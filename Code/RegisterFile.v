==> flow/design.v <==
module RegisterFile(
input[1:0] RS,
input[1:0] RT,
input[1:0] RD,
input[15:0] WriteData,
input RegWrite,
input Clock,
output[15:0] ReadRS,
output[15:0] ReadRT
);
reg[15:0] Registers[3:0];
integer i;
initial
begin
    for(i = 0; i < 4; i = i + 1) begin
       Registers[i] = 16'd0; 
    end
end
always @ (posedge Clock)
begin
if(RegWrite) Registers[RD] <= WriteData;
end
assign ReadRS = Registers[RS];
assign ReadRT = Registers[RT];
endmodule
==> From RTL to reports: RegisterFile <==
Tool output for the design above, in the order of the flow.
Lines are those of the file above, counted from 1.
Library cell names are shortened.
{ "design": {"top": "RegisterFile", "clk_port": "Clock", "cell_library": "sky130hd", "pvt_corner": "tt_025C_1v80"} }

==> Word level <==
Counts by Yosys on the flattened word-level netlist (proc, flatten, opt, wreduce; memories kept). Register bits leave out memories and registers merged into their read ports (data or address); mux counts leave out enables and synchronous resets folded into registers. Print and check cells are left out. Cells with the same type and inputs are merged into one.
Yosys's memory passes give these memory sizes; they may raise the number of words (mostly to a power of two), join words into wider ones and drop unused or constant bits.
{ "word_totals": {"reg_bits": 0, "wordCells": 4, "out_inout_bits": 32, "ramBits": 64, "memories": 1} }
{ "op_classes": {"n_mux": 3} }
{ "mem_list": {"columns": ["memory", "size", "width", "read_ports", "write_ports", "line", "rtl"], "rows": [
  ["Registers", 4, 16, 2, 1, 11, "reg[15:0] Registers[3:0];"]
]} }
{ "op_table": {"columns": ["operator", "count"], "rows": [
  ["16-bit 2-to-1 mux", 1],
  ["2-bit 2-to-1 mux", 1],
  ["1-bit 2-to-1 mux", 1]
]} }

==> Depth <==
Depth = most cells in a row (Yosys ltp): at word level without a register or memory, in the mapped netlist without a sequential cell, where the memories' decode and read muxes count.
{ "depth": {"ltp_word": 1, "abc_area": 0, "ltp_mapped": 3, "depth_no_buf": 1} }

==> Synthesis result <==
Yosys stat after the flow's synthesis: flattened, memories mapped to cells. It holds for the ABC_AREA given above (unset counts as 0); a run with the other value may have another netlist.
{ "types": {"columns": ["type", "count"], "rows": [
  ["edfxtp_1", 64],
  ["mux4_2", 20],
  ["mux4_1", 12],
  ["buf_12", 2],
  ["buf_6", 2],
  ["buf_2", 4],
  ["and3b_1", 2],
  ["nor3b_1", 1],
  ["and3_1", 1]
]} }
{ "synth_totals": {"seq_area_um2": 1921.8, "flip_flops": 64, "synth_area_um2": 2801.4, "cells": 108, "n_buf": 8} }

==> Path before layout <==
Source: OpenSTA report_checks on the synthesized netlist (no wires, ideal clock, input and output delay 20% of the period each), path of least setup slack; recovery checks are left aside. Register names are those of the netlist, which keeps one name where synthesis merged equal registers.
{ "synth_timing": {"kind": "input -> register", "startpoint": "in RD[0]", "endpoint": "mem Registers[0][0]", "path_buffers": 0, "stages": 1, "input_delay_ns": 0.836, "path_delay_ns": 1.666, "path_slack_ns": 1.678, "tclk_ns": 4.18, "t_required_ns": 3.767, "t_first_pin_ns": 0.836, "arrival_time_ns": 2.089, "period_less_setup_slack_ns": 2.502} }
"path_delay_ns" = arrival - input delay + setup time.
"stages" counts driving pins, that of a launching flip-flop among them; a cell with two outputs on the path counts twice.
"period_less_setup_slack_ns" is the clock period less the worst setup slack; recovery checks do not enter. This is arithmetic on one report: input and output delays are still those of the set period (20% each).
Between the ends stands the longest chain of elaborated cells between them, by number of cells; it is not shown to be the way that was timed. Of several equally long chains one is given.
A line is the first line of the expression or statement that the cell stems from. Yosys adds cells for indexed reads and writes and turns some case tables into memories.
{ "synth_between": {"path_cell_list": "nor3b_1", "elab_chain_len": 1, "cone_cells": 1, "lines_between": 1, "classes_between": "1 x mux"} }
{ "synth_lines": {"columns": ["element", "line", "rtl"], "rows": [
  ["start: declaration", 4, "input[1:0] RD,"],
  ["2-bit 2-to-1 mux", 21, "if(RegWrite) Registers[RD] <= WriteData;"],
  ["end: declaration", 11, "reg[15:0] Registers[3:0];"]
]} }

==> Timing after layout <==
Path of least setup slack in the final report of flow run 1 (OpenROAD, finished layout, wires in). Where an end is a register, its clock arrival counts in the times.
{ "layout_timing": {"kind": "register -> output", "startpoint": "mem Registers[3][14]", "endpoint": "out ReadRS[14]", "path_slack_ns": -0.27, "tclk_ns": 1.38, "stages": 3, "t_first_pin_ns": 0.33, "path_buffers": 1, "arrival_time_ns": 1.37, "t_required_ns": 1.10} }
Between the ends stands the longest chain of elaborated cells between them, by number of cells; it is not shown to be the way that was timed. Of several equally long chains one is given.
A memory read counts as a cell of the chain, while the word-level depth stops at memories.
{ "layout_between": {"path_cell_list": "edfxtp_1 mux4_2 buf_6", "elab_chain_len": 1, "cone_cells": 1, "lines_between": 1, "classes_between": "1 x memory"} }
{ "layout_lines": {"columns": ["element", "line", "rtl"], "rows": [
  ["start: declaration", 11, "reg[15:0] Registers[3:0];"],
  ["memory read 4 x 16 bit", 11, null],
  ["end: declaration", 8, "output[15:0] ReadRS,"]
]} }

==> runs of RegisterFile <==
Stored flow runs of RegisterFile (2 of them; Yosys, OpenROAD, sky130hd). They differ in their settings and are not a sequence. Constraints: input delay and output delay 20% of the set period each, output load 0.01 pF.
"achieved_period_ns": clock period set for the run, less the worst setup slack. It is reckoned from that one timing run; input and output delays stay at 20% of the period that was set.
"worst_path_ns": the worst setup path's part of the clock period (all of it between registers, 20% less for each end at a port) less its slack. A launch clock that arrives late makes it longer, a capture clock that arrives late makes it shorter.
"power_total_mw" is the tool's figure for a default switching activity; nothing was simulated.
[
  {
    "run": "flow run 1",
    "settings": { "period_ns": 1.38, "CAP_MARGIN": 20, "CORE_MARGIN": 2, "CORE_UTILIZATION": 40, "SLEW_MARGIN": 20 },
    "results": { "synth_chip_area_um2": 2801.4, "die_area_um2": 7688.7, "finalCellArea_um2": 3797.4, "layout_utilization_pct": 55.9, "ws_setup_ns": -0.269, "setup_tns_ns": -7.866, "ws_hold_ns": 0.567, "power_total_mw": 4.306, "achieved_period_ns": 1.649, "worst_path_ns": 1.37, "timing.worst_path_kind": "register -> output" }
  },
  {
    "run": "flow run 2",
    "settings": { "period_ns": 2.35, "CORE_UTILIZATION": 59, "SETUP_SLACK_MARGIN": 0.3, "PLACE_DENSITY_LB_ADDON": 0.23, "CORE_MARGIN": 2, "CELL_PAD_IN_SITES_GLOBAL_PLACEMENT": 3, "TNS_END_PERCENT": 95, "GPL_TIMING_DRIVEN": 0, "CTS_CLUSTER_DIAMETER": 126, "CAP_MARGIN": 35, "SLEW_MARGIN": 20 },
    "outcome": "did not finish, placement stopped with FLW-0024"
  }
]
